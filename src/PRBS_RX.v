==> flow/design.v <==
`timescale 1 ns/1 ps
module PRBS_RX #(parameter 
    PRBS_TYPE     = 7,
    BIT_CNT_WIDTH = 3,
    ERR_CNT_WIDTH = 3
)(
    input   clk,
    input   rst,
    input   din_vld,
    input   din,
    output [BIT_CNT_WIDTH-1:0]      bit_cnt,
    output                          bit_cnt_full,
    output [ERR_CNT_WIDTH-1:0]      err_cnt,
    output                          dout_vld,
    output                          dout,
    output [9:0]    sync_cnt,
    output          dout_xor
);
    reg [BIT_CNT_WIDTH-1:0]			BIT_CNT_REG;
    reg [9:0]						SYNC_CNT_REG;
    reg 							BIT_CNT_FULL_REG;
    reg [ERR_CNT_WIDTH-1:0]			ERR_CNT_REG;	
    wire [2:0] 						PRBS_PARAM;
    assign PRBS_PARAM = PRBS_TYPE;
    reg DIN_VLD_REG;
    reg DIN_REG;
    always @ (posedge clk or negedge rst)
        if (!rst) begin
            DIN_VLD_REG  <= 1'b0;
            DIN_REG		<= 1'b0;
        end
        else begin
            DIN_VLD_REG  <= din_vld;
            DIN_REG		<= din;
        end
    reg [31:0] DIN_CNT;
    reg [31:0] DIN_CNT_COEF;
    always @ (*)
        case (PRBS_PARAM)
            3'd0: DIN_CNT_COEF = 32'd7; 
            3'd1: DIN_CNT_COEF = 32'd127;	
            3'd2: DIN_CNT_COEF = 32'd511;
            3'd3: DIN_CNT_COEF = 32'd2047; 	
            3'd4: DIN_CNT_COEF = 32'd32767; 
            3'd5: DIN_CNT_COEF = 32'd131071; 
            3'd6: DIN_CNT_COEF = 32'd8388607; 
            3'd7: DIN_CNT_COEF = 32'd4294967295; 
        endcase
    always @ (posedge clk or negedge rst)
        if (!rst)
            DIN_CNT <= 32'h0000_0000;
        else if (DIN_CNT == DIN_CNT_COEF)
            DIN_CNT <= 32'h0000_0001;
        else if (DIN_VLD_REG)
            DIN_CNT <= DIN_CNT + 1'b1;
    reg [31:0]  DIN_SHIFT_REG;
    reg [31:0]  DIN_FRAME_REG;
    reg         SYNC_FLAG;
    reg	        XOR_OUT;
    always @ (posedge clk or negedge rst)
        if (!rst) begin
            DIN_SHIFT_REG <= 32'h0000_0000;
        end else if (SYNC_FLAG && DIN_VLD_REG) begin
                DIN_SHIFT_REG[0] <= XOR_OUT;
                DIN_SHIFT_REG[31:1] <= DIN_SHIFT_REG[30:0];
        end else if (DIN_VLD_REG) begin
                DIN_SHIFT_REG[0] <= DIN_REG;
                DIN_SHIFT_REG[31:1] <= DIN_SHIFT_REG[30:0];
        end
    always @ (*)
        case (PRBS_PARAM)
            3'd0: XOR_OUT = DIN_SHIFT_REG[2]  ^ DIN_SHIFT_REG[0]; 
            3'd1: XOR_OUT = DIN_SHIFT_REG[6]  ^ DIN_SHIFT_REG[0];  
            3'd2: XOR_OUT = DIN_SHIFT_REG[8]  ^ DIN_SHIFT_REG[4];  
            3'd3: XOR_OUT = DIN_SHIFT_REG[10] ^ DIN_SHIFT_REG[8];  
            3'd4: XOR_OUT = DIN_SHIFT_REG[14] ^ DIN_SHIFT_REG[0];  
            3'd5: XOR_OUT = DIN_SHIFT_REG[16] ^ DIN_SHIFT_REG[2];  
            3'd6: XOR_OUT = DIN_SHIFT_REG[22] ^ DIN_SHIFT_REG[17];
            3'd7: XOR_OUT = DIN_SHIFT_REG[31] ^ DIN_SHIFT_REG[21] ^ DIN_SHIFT_REG[1] ^ DIN_SHIFT_REG[0];
            default: XOR_OUT = 0;
        endcase
    always @ (posedge clk or negedge rst)
        if (!rst) begin 
            SYNC_CNT_REG <= 0;
        end else if (DIN_VLD_REG) begin
            if (DIN_REG == XOR_OUT)
                SYNC_CNT_REG <= SYNC_CNT_REG + 1'b1;
            else
                SYNC_CNT_REG <= 0;
        end
    always @ (posedge clk or negedge rst)
        if (!rst)
            SYNC_FLAG <= 0;
        else if (SYNC_CNT_REG == 100)
            SYNC_FLAG <= 1'b1;
    always @ (posedge clk or negedge rst)
        if (!rst)
            BIT_CNT_REG <= 32'h0000_0000;
        else if (DIN_VLD_REG)
            BIT_CNT_REG <= BIT_CNT_REG + 1'b1;
    always @ (posedge clk or negedge rst)
        if (!rst)
            BIT_CNT_FULL_REG <= 1'b0;
        else if (BIT_CNT_REG == 2**BIT_CNT_WIDTH-1)
            BIT_CNT_FULL_REG <= 1'b1;
        else
            BIT_CNT_FULL_REG <= 1'b0;
    wire ERR_EN;
    assign ERR_EN = (DIN_REG ^ XOR_OUT) ? 1 : 0; 
    always @ (posedge clk or negedge rst)
        if (!rst)
            ERR_CNT_REG <= 32'h0000_0000;
        else if (ERR_EN && DIN_VLD_REG)
            ERR_CNT_REG <= ERR_CNT_REG + 1'b1;
        else if (BIT_CNT_FULL_REG)
            ERR_CNT_REG <= 32'h0000_0000;
    reg DOUT_VLD_REG;
    always @ (posedge clk or negedge rst)
        if (!rst)
            DOUT_VLD_REG <= 1'b0;
        else
            DOUT_VLD_REG <= din_vld;
    assign dout = SYNC_FLAG ? XOR_OUT : 1'b0;  
    assign dout_vld = SYNC_FLAG ? DOUT_VLD_REG : 1'b0;
    assign bit_cnt = BIT_CNT_REG;
    assign bit_cnt_full = BIT_CNT_FULL_REG;
    assign err_cnt = ERR_CNT_REG;
    assign dout_xor = XOR_OUT;
    assign sync_cnt = SYNC_CNT_REG;
endmodule
Reports on PRBS_RX
The steps from the RTL of PRBS_RX to its reports follow in flow order.
Line numbers count from 1 in the design file above.
Operators carry their Yosys type and port widths (W data, S select, Z words).
Library cell names are shortened.
{ "setup": {"top": "PRBS_RX", "clk_port": "clk", "library": "sky130hd", "corner": "tt_025C_1v80"} }

Word-level counts
Yosys after proc, flatten, opt, wreduce and memory -nomap, before mapping. Memory bits, and registers merged into a memory's read port (data or address), are not among the register bits. Print and check cells are not counted. Equal cells are merged and count once.
{ "classes": {"n_addsub": 3, "equal": 3, "mux": 11, "n_logic": 4, "n_reduce_logical": 4} }
{ "op_table": {"columns": ["operator", "n"], "rows": [
  ["$mux W31", 2],
  ["$add A10 B1 Y10 const B", 1],
  ["$eq A10 B7 Y1 const B", 1],
  ["$mux W10", 1],
  ["$add A3 B1 Y3 const B", 2],
  ["$mux W3", 2],
  ["$mux W1", 6],
  ["$xor A1 B1 Y1", 4],
  ["$reduce_bool A2 Y1", 2],
  ["$eq A3 B3 Y1 const B", 1],
  ["$logic_and A1 B1 Y1", 2],
  ["$eq A1 B1 Y1", 1]
]} }
{ "bits": {"ff_bits": 52, "input_bits": 4, "output_inout_bits": 20, "wordCells": 33} }

Depth
Yosys ltp: most cells in a row. Word level: on the elaborated netlist, between registers, memories and ports. Mapped: between sequential cells and ports; inverters and the memories' decode and read muxes count.
{ "logic_depth": {"ltp_word": 7, "abc_area": 0, "ltp_mapped": 5, "depth_no_buf": 5} }

Netlist
The flow's flattened synthesis, as Yosys stat reports it; memories are mapped. The netlist is that of the ABC_AREA named above (0 if unset); the other value can give another one.
{ "synth_totals": {"cell_count": 153, "synth_area_um2": 2149.6, "sequential_area_um2": 1301.2, "ff_cells": 52} }
{ "by_type": {"columns": ["cell", "n", "type_area_um2"], "rows": [
  ["dfrtp_1", 52, 1.3E+03],
  ["mux2_2", 37, 416.65],
  ["xnor2_1", 8, 70.067],
  ["ha_1", 5, 62.56],
  ["nor2_1", 12, 45.043],
  ["xor2_1", 5, 43.792],
  ["xor3_1", 1, 23.773],
  ["nand2_1", 5, 18.768],
  ["clkbuf_1", 4, 15.014],
  ["nand3_1", 3, 15.014],
  ["and2_1", 2, 12.512],
  ["nand4_1", 2, 12.512],
  ["buf_6", 1, 11.261],
  ["a41o_1", 1, 10.01],
  ["mux2i_1", 1, 10.01],
  ["nor3_1", 2, 10.01],
  ["and2_4", 1, 8.758],
  ["or3b_2", 1, 8.758]
]} }
Other cell types: 9; their cells: 10.

Path before layout
Source: OpenSTA report_checks on the synthesized netlist (no wires, ideal clock, input and output delay 20% of the period each), path of least setup slack; recovery checks are left aside. Register names are those of the netlist, which keeps one name where synthesis merged equal registers.
{ "synth_path": {"path_type": "register to register", "from": "register DIN_SHIFT_REG[1]", "to": "register ERR_CNT_REG[0]", "period_ns": 1.86, "setup_ns": 0.125, "t_first_pin_ns": 0.000, "t_arrival_ns": 1.581, "slack_ns": 0.154, "path_delay_ns": 1.706, "driving_pins": 6, "synth_period_reached_ns": 1.706} }
"path_delay_ns" is the arrival time less input delay plus setup time.
"driving_pins": output pins that drive a net of the path, with the launching flip-flop's if there is one; two outputs of one cell count as two.
"synth_period_reached_ns" = period - worst setup slack (recovery checks aside). The figure is calculated, with input and output delays left at 20% of the set period.
Between the ends stands the longest chain of elaborated cells between them, by number of cells; it is not shown to be the way that was timed. Of several equally long chains one is given.
Each line given opens the expression or statement behind the cell; cells for indexed reads and writes are added by Yosys, which also makes memories of some case tables.
A register here has more assigning lines than the two given.
{ "synth_via": {"path_cell_list": "dfrtp_1 xnor2_1 xor3_1 and2_4 buf_6 mux2_2", "elab_chain_cells": 6, "cells_between": 7, "lines_between": 3, "cone_classes": "2 x mux; 3 x logic; 2 x reduce/logical"} }
{ "synth_lines": {"columns": ["element", "line_no", "rtl"], "rows": [
  ["start: declaration", 56, "reg [31:0]  DIN_SHIFT_REG;"],
  ["start: assignment", 65, "DIN_SHIFT_REG[31:1] <= DIN_SHIFT_REG[30:0];"],
  ["start: assignment", 68, "DIN_SHIFT_REG[31:1] <= DIN_SHIFT_REG[30:0];"],
  ["$xor A1 B1 Y1 (2 in a row)", 79, "3'd7: XOR_OUT = DIN_SHIFT_REG[31] ^ DIN_SHIFT_REG[21] ^ DIN_SHIFT_REG[1] ^ DIN_SHIFT_REG[0];"],
  ["$xor A1 B1 Y1", 109, "assign ERR_EN = (DIN_REG ^ XOR_OUT) ? 1 : 0;"],
  ["$mux W1", 109, null],
  ["$logic_and A1 B1 Y1", 113, "else if (ERR_EN && DIN_VLD_REG)"],
  ["$mux W3", 113, null],
  ["end: assignment", 112, "ERR_CNT_REG <= 32'h0000_0000;"],
  ["end: assignment", 114, "ERR_CNT_REG <= ERR_CNT_REG + 1'b1;"],
  ["end: declaration", 22, "reg [ERR_CNT_WIDTH-1:0] ERR_CNT_REG;"]
]} }

Path in the finished layout
From the final timing report of run 1: the path of least setup slack in the routed layout; clock arrival at registers is part of the times.
{ "layout_path": {"path_type": "register to output", "from": "register DIN_SHIFT_REG[31]", "to": "output port dout", "period_ns": 1.73, "t_first_pin_ns": 0.29, "t_arrival_ns": 1.42, "slack_ns": -0.03, "driving_pins": 5} }
Between the ends stands the longest chain of elaborated cells between them, by number of cells; it is not shown to be the way that was timed. Of several equally long chains one is given.
A register here has more assigning lines than the two given.
{ "layout_via": {"path_cell_list": "dfrtp_1 xnor2_2 xor2_2 and2_1 buf_2", "elab_chain_cells": 4, "cells_between": 4, "lines_between": 2, "cone_classes": "1 x mux; 3 x logic"} }
{ "layout_lines": {"columns": ["element", "line_no", "rtl"], "rows": [
  ["start: declaration", 56, "reg [31:0]  DIN_SHIFT_REG;"],
  ["start: assignment", 65, "DIN_SHIFT_REG[31:1] <= DIN_SHIFT_REG[30:0];"],
  ["start: assignment", 68, "DIN_SHIFT_REG[31:1] <= DIN_SHIFT_REG[30:0];"],
  ["$xor A1 B1 Y1 (3 in a row)", 79, "3'd7: XOR_OUT = DIN_SHIFT_REG[31] ^ DIN_SHIFT_REG[21] ^ DIN_SHIFT_REG[1] ^ DIN_SHIFT_REG[0];"],
  ["$mux W1", 123, "assign dout = SYNC_FLAG ? XOR_OUT : 1'b0;"],
  ["end: declaration", 15, "output                          dout,"]
]} }

==> results <==
Flow measurements of PRBS_RX on sky130hd: 2 stored runs with different settings, listed in no order. Input and output delays are each 20% of the period that was set; the output load is 0.01 pF.
"achieved_clock_period_ns" = clock period - worst setup slack. The figure is calculated, with input and output delays left at 20% of the set period.
"worst_setup_path_time_ns" means the part of the period allowed to the worst setup path (the constraints hold back 20% at inputs and 20% at outputs) less its slack; where the path has registers, the arrival times of their clocks count too.
"total_power_uw" rests on the timing tool's default activity at the inputs, not on a simulated workload.
[
  {
    "run": "run 1",
    "settings": { "period_ns": 1.73, "SETUP_SLACK_MARGIN": 0.24, "CAP_MARGIN": 20, "CORE_MARGIN": 2, "CORE_UTILIZATION": 40, "SLEW_MARGIN": 20 },
    "results": { "total_power_uw": 3939, "fin_ws_ns": -0.035, "worst_setup_path_time_ns": 1.42, "critical_path_type": "register to output", "util_pct": 54.6, "synthArea_um2": 2149.6, "achieved_clock_period_ns": 1.765, "design.die.area_um2": 5976.1, "final_setup_tns_ns": -0.069, "finish.stdcell_area_um2": 2806.4 }
  },
  {
    "run": "run 2",
    "settings": { "period_ns": 2.53, "CORE_UTILIZATION": 48, "SETUP_SLACK_MARGIN": 0.06, "PLACE_DENSITY": 0.56, "CELL_PAD_IN_SITES_GLOBAL_PLACEMENT": 3, "TNS_END_PERCENT": 95, "GPL_TIMING_DRIVEN": 0, "GPL_ROUTABILITY_DRIVEN": 1, "CAP_MARGIN": 20, "CORE_MARGIN": 2, "SLEW_MARGIN": 20 },
    "results": { "synthArea_um2": 2149.6, "util_pct": 59.5, "finish.stdcell_area_um2": 2572.5, "fin_ws_ns": 0.201, "achieved_clock_period_ns": 2.329, "design.die.area_um2": 5029.6, "total_power_uw": 2532, "final_setup_tns_ns": 0.000, "worst_setup_path_time_ns": 1.82, "critical_path_type": "register to output" }
  }
]
