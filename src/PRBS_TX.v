==> flow/design.v <==
module PRBS_GEN #(
    parameter PRBS_TYPE = 7
)(
    input   clk,
    input   rst,
    input   prbs_en,
    output [31:0]   gen_shift_reg,
    output          dout_vld,
    output          dout	
);
    reg         PRBS_EN_REG;
    reg         DOUT_VLD_REG;
    reg [31:0]  PRBS_REG;
    reg         XOR_OUT;
    wire [2:0]  PRBS_PARAM;
    assign PRBS_PARAM = PRBS_TYPE;
    always @ (posedge clk or negedge rst)
        if (!rst)
            PRBS_EN_REG <= 1'b0;
        else
            PRBS_EN_REG <= prbs_en;
    always @ (posedge clk or negedge rst)
        if (!rst)
            DOUT_VLD_REG <= 1'b0;
        else
            DOUT_VLD_REG <= PRBS_EN_REG;
    always @ (posedge clk or negedge rst)
        if (!rst) begin
            case (PRBS_TYPE)
                3'd0: PRBS_REG <= 32'h7; 		 
                3'd1: PRBS_REG <= 32'h7F; 		
                3'd2: PRBS_REG <= 32'h1FF; 	
                3'd3: PRBS_REG <= 32'h7FF; 
                3'd4: PRBS_REG <= 32'h7FFF; 
                3'd5: PRBS_REG <= 32'h1FFFF; 
                3'd6: PRBS_REG <= 32'h7FFFFF; 
                3'd7: PRBS_REG <= 32'h7FFFFFFF; 
                default: PRBS_REG <= 0;
            endcase
        end else if (PRBS_EN_REG) begin
            PRBS_REG[0] <= XOR_OUT;
            PRBS_REG[31:1] <= PRBS_REG[30:0];
        end
    always @ (*) 
        case (PRBS_TYPE)
            3'd0: XOR_OUT = PRBS_REG[2]  ^ PRBS_REG[0]; 
            3'd1: XOR_OUT = PRBS_REG[6]  ^ PRBS_REG[0];  
            3'd2: XOR_OUT = PRBS_REG[8]  ^ PRBS_REG[4]; 
            3'd3: XOR_OUT = PRBS_REG[10] ^ PRBS_REG[8];  
            3'd4: XOR_OUT = PRBS_REG[14] ^ PRBS_REG[0]; 
            3'd5: XOR_OUT = PRBS_REG[16] ^ PRBS_REG[2];  
            3'd6: XOR_OUT = PRBS_REG[22] ^ PRBS_REG[17]; 
            3'd7: XOR_OUT = PRBS_REG[31] ^ PRBS_REG[21] ^ PRBS_REG[1] ^ PRBS_REG[0];
            default: XOR_OUT = 0;
        endcase
    assign gen_shift_reg = PRBS_REG;
    assign dout_vld = DOUT_VLD_REG;
    assign dout = DOUT_VLD_REG ? XOR_OUT : 1'b0;
endmodule
module PRBS_TX #(parameter 
							PRBS_TYPE = 7
)(
	input 					clk,
	input 					rst,
	input 					prbs_en,
	output 					dout_vld,
	output 					dout
);
	wire [31:0]				gen_shift_reg;
	PRBS_GEN #(
        .PRBS_TYPE(PRBS_TYPE)
    )_PRBS_GEN(
        .clk				(clk), 
		.rst				(rst),
		.prbs_en			(prbs_en), 
		.gen_shift_reg		(gen_shift_reg),
        .dout				(dout),
		.dout_vld			(dout_vld)
	);
endmodule
=== From RTL to reports: PRBS_TX ===
What the tools print for PRBS_TX, step after step.
Line numbers count from 1 in the design file above.
Operators carry their Yosys type and port widths (W data, S select, Z words).
Library cell names are shortened.
Not given: n/a

* Design top: PRBS_TX
* Clock input: clk
* Cell library: sky130hd
* Timing corner: tt_025C_1v80

=== After elaboration ===
Source: Yosys, flattened and elaborated, memories not mapped. Widths are those after wreduce; folded enables and synchronous resets count as part of the registers. Registers that Yosys merges into a memory's read port (data or address) are not register bits. Print and check cells do not count. Equal cells are merged and count once.

* Input port bits: 3
* Output and inout port bits: 2
* Register bits after elaboration: 34
* Cells after elaboration: 8

* Mux-type cells: 1
* Bitwise gates (word level): 3

{| class="wikitable"
|+ Operators with widths
! cell !! number
|-
| $xor A1 B1 Y1 || 3
|-
| $mux W1 || 1
|}

=== Longest topological paths ===
Yosys ltp: most cells in a row. Word level: on the elaborated netlist, between registers, memories and ports. Mapped: between sequential cells and ports; inverters and the memories' decode and read muxes count.

* Depth after elaboration: 4
* ABC_AREA: 1
* Mapped depth: 7
* Depth with buffers taken out: 7

=== After synthesis ===
Source: synth_stat.txt of the flow (Yosys; design flattened, memories mapped). It holds for the ABC_AREA given above (unset counts as 0); a run with the other value may have another netlist.
The area totals of this step are shown rounded.

* Cells in the netlist: 137
* Sequential part of the area: 890 um^2
* Mapped flip-flops: 34
* Buffers: 6
* Chip area (Yosys): 1300 um^2

{| class="wikitable"
|+ Cell types
! cell type !! number !! total area (um^2)
|-
| dfstp_2 || 31 || 814.531
|-
| nand2_1 || 43 || 161.405
|-
| o21ai_0 || 17 || 85.082
|-
| dfrtp_1 || 3 || 75.072
|-
| o21ai_1 || 14 || 70.067
|-
| inv_1 || 18 || 67.565
|-
| buf_2 || 5 || 25.024
|-
| xnor2_1 || 1 || 8.758
|-
| a21boi_0 || 1 || 7.507
|-
| nor2_1 || 2 || 7.507
|-
| clkbuf_2 || 1 || 5.005
|-
| inv_2 || 1 || 3.754
|}

=== Worst setup path after synthesis ===
Source: OpenSTA report_checks on the synthesized netlist (no wires, ideal clock, input and output delay 20% of the period each), path of least setup slack; recovery checks are left aside. Register names are those of the netlist, which keeps one name where synthesis merged equal registers.

* Kind: flip-flop to output port
* Start point: reg _PRBS_GEN.PRBS_REG[0]
* End point: out dout
* Driving pins on the path: 5
* Required time: 1.528 ns
* Data arrival time: 1.023 ns
* Period: 1.91 ns
* Setup slack: 0.505 ns
* Launch time at the first pin: 0.000 ns
* Path buffers: 0
* Output delay: 0.382 ns
* Delay of the path: 1.023 ns
* Period reached after synthesis: 1.405 ns

"delay of the path" is the arrival time less input delay plus setup time.
At an output port there is no setup time.
"driving pins on the path" counts driving pins, that of a launching flip-flop among them; a cell with two outputs on the path counts twice.
"period reached after synthesis" is the clock period less the worst setup slack; recovery checks do not enter. This is arithmetic on one report: input and output delays are still those of the set period (20% each).
The rows between start and end are the longest chain of elaborated cells between them; the timing report does not say that the signal goes this way. Where chains are equally long, one stands for them.
Each line given opens the expression or statement behind the cell; cells for indexed reads and writes are added by Yosys, which also makes memories of some case tables.
At most two assigning lines are given for a register; there are more.

* Path through: dfstp_2 -> nor2_1 -> nor2_1 -> nand2_1 -> a21boi_0
* Length of the longest elaborated chain: 2
* Elaborated cells on any way between the ends: 2
* RTL lines with such cells: 2
* Classes of those cells: mux: 1; logic: 1

{| class="wikitable"
|+ Ends and longest elaborated chain, post-synthesis
! item !! RTL line !! RTL
|-
| start, declared || 13 || <nowiki>reg [31:0]  PRBS_REG;</nowiki>
|-
| start, assigned || 30 || <nowiki>3'd0: PRBS_REG <= 32'h7;</nowiki>
|-
| start, assigned || 31 || <nowiki>3'd1: PRBS_REG <= 32'h7F;</nowiki>
|-
| $xor A1 B1 Y1 || 53 || <nowiki>3'd7: XOR_OUT = PRBS_REG[31] ^ PRBS_REG[21] ^ PRBS_REG[1] ^ PRBS_REG[0];</nowiki>
|-
| $mux W1 || 58 || <nowiki>assign dout = DOUT_VLD_REG ? XOR_OUT : 1'b0;</nowiki>
|-
| end, declared || 67 || <nowiki>output dout</nowiki>
|}

=== Worst path after layout ===
From the final timing report of job 1: the path of least setup slack in the routed layout; clock arrival at registers is part of the times.

* Kind: flip-flop to output port
* Start point: reg _PRBS_GEN.PRBS_REG[0]
* End point: out dout
* Output delay: 0.35 ns
* Required time: 1.40 ns
* Setup slack: 0.08 ns
* Period: 1.75 ns
* Launch time at the first pin: 0.28 ns
* Data arrival time: 1.32 ns
* Driving pins on the path: 8
* Path buffers: 2

The rows between start and end are the longest chain of elaborated cells between them; the timing report does not say that the signal goes this way. Where chains are equally long, one stands for them.
At most two assigning lines are given for a register; there are more.

* Path through: dfstp_2 -> buf_6 -> inv_2 -> nand2_1 -> nand2_1 -> nand2_2 -> a21boi_1 -> buf_2
* Length of the longest elaborated chain: 2
* Elaborated cells on any way between the ends: 2
* RTL lines with such cells: 2
* Classes of those cells: mux: 1; logic: 1

{| class="wikitable"
|+ Ends and longest elaborated chain, after layout
! item !! RTL line !! RTL
|-
| start, declared || 13 || <nowiki>reg [31:0]  PRBS_REG;</nowiki>
|-
| start, assigned || 30 || <nowiki>3'd0: PRBS_REG <= 32'h7;</nowiki>
|-
| start, assigned || 31 || <nowiki>3'd1: PRBS_REG <= 32'h7F;</nowiki>
|-
| $xor A1 B1 Y1 || 53 || <nowiki>3'd7: XOR_OUT = PRBS_REG[31] ^ PRBS_REG[21] ^ PRBS_REG[1] ^ PRBS_REG[0];</nowiki>
|-
| $mux W1 || 58 || <nowiki>assign dout = DOUT_VLD_REG ? XOR_OUT : 1'b0;</nowiki>
|-
| end, declared || 67 || <nowiki>output dout</nowiki>
|}

Memo
Re: implementation data of PRBS_TX

Module PRBS_TX, platform sky130hd: 2 stored runs of the flow (Yosys, OpenROAD) with differing settings, in no particular order. Input and output delays are each 20% of the period that was set; the output load is 0.01 pF.
By "achieved clock period" is meant the clock period of the run minus its worst setup slack. This is arithmetic on one report: input and output delays are still those of the set period (20% each).
"worst setup path time" = time allowed to the worst setup path (clock period - input delay - output delay, where it has them) - its slack; a late launch clock adds to it, a late capture clock takes from it.
"power" rests on the timing tool's default activity at the inputs, not on a simulated workload.
Results are given in rounded form.

Job 1
==> flow/run.sh <==
#!/bin/bash
# the make line also repeats the synthesis and layout settings of config.mk as NAME=value (left out here)
make -C /OpenROAD-flow-scripts/flow DESIGN_CONFIG=/design/flow/config.mk WORK_HOME=/design/flow/orfs CLKGATE_MAP_FILE= finish
==> flow/config.mk <==
export PLATFORM = sky130hd
export DESIGN_NAME = PRBS_TX
export DESIGN_NICKNAME = PRBS_TX
export VERILOG_FILES = /design/flow/design.v
export SDC_FILE = /design/flow/constraint.sdc
export NUM_CORES = 4
export LEC_CHECK = 0
export ABC_AREA = 1
export CAP_MARGIN = 15
export CELL_PAD_IN_SITES_DETAIL_PLACEMENT = 1
export CORE_MARGIN = 2
export CORE_UTILIZATION = 16
export GPL_TIMING_DRIVEN = 1
export MAX_ROUTING_LAYER = met4
export PLACE_DENSITY_LB_ADDON = 0.12
export SETUP_SLACK_MARGIN = 0.0
export SLEW_MARGIN = 20
==> flow/constraint.sdc <==
create_clock -name core_clock -period 1.75 [get_ports {clk}]
set_input_delay 0.3500 -clock core_clock [delete_from_list [all_inputs] [get_ports {clk}]]
set_output_delay 0.3500 -clock core_clock [all_outputs]
set_load 0.01 [all_outputs]

==> results of job 1 <==
chip area after synthesis (Yosys): 1300 um^2
die area: 9100 um^2
standard-cell area of the final layout: 1600 um^2
utilization: 20%
worst setup slack after layout: 0.076 ns
total negative slack: 0.000 ns
power: 1500 µW
achieved clock period: 1.674 ns
worst setup path time: 1.32 ns
worst setup path kind: flip-flop to output port

Job 2
==> flow/run.sh <==
#!/bin/bash
# the make line also repeats the synthesis and layout settings of config.mk as NAME=value (left out here)
make -C /OpenROAD-flow-scripts/flow DESIGN_CONFIG=/design/flow/config.mk WORK_HOME=/design/flow/orfs CLKGATE_MAP_FILE= finish
==> flow/config.mk <==
export PLATFORM = sky130hd
export DESIGN_NAME = PRBS_TX
export DESIGN_NICKNAME = PRBS_TX
export VERILOG_FILES = /design/flow/design.v
export SDC_FILE = /design/flow/constraint.sdc
export NUM_CORES = 4
export LEC_CHECK = 0
export CAP_MARGIN = 20
export CORE_MARGIN = 2
export CORE_UTILIZATION = 40
export SETUP_SLACK_MARGIN = 0.19
export SLEW_MARGIN = 20
==> flow/constraint.sdc <==
create_clock -name core_clock -period 1.64 [get_ports {clk}]
set_input_delay 0.3280 -clock core_clock [delete_from_list [all_inputs] [get_ports {clk}]]
set_output_delay 0.3280 -clock core_clock [all_outputs]
set_load 0.01 [all_outputs]

==> results of job 2 <==
chip area after synthesis (Yosys): 1300 um^2
die area: 3700 um^2
standard-cell area of the final layout: 1600 um^2
utilization: 50%
worst setup slack after layout: -0.29 ns
total negative slack: -0.29 ns
power: 1500 µW
achieved clock period: 1.933 ns
worst setup path time: 1.61 ns
worst setup path kind: flip-flop to output port
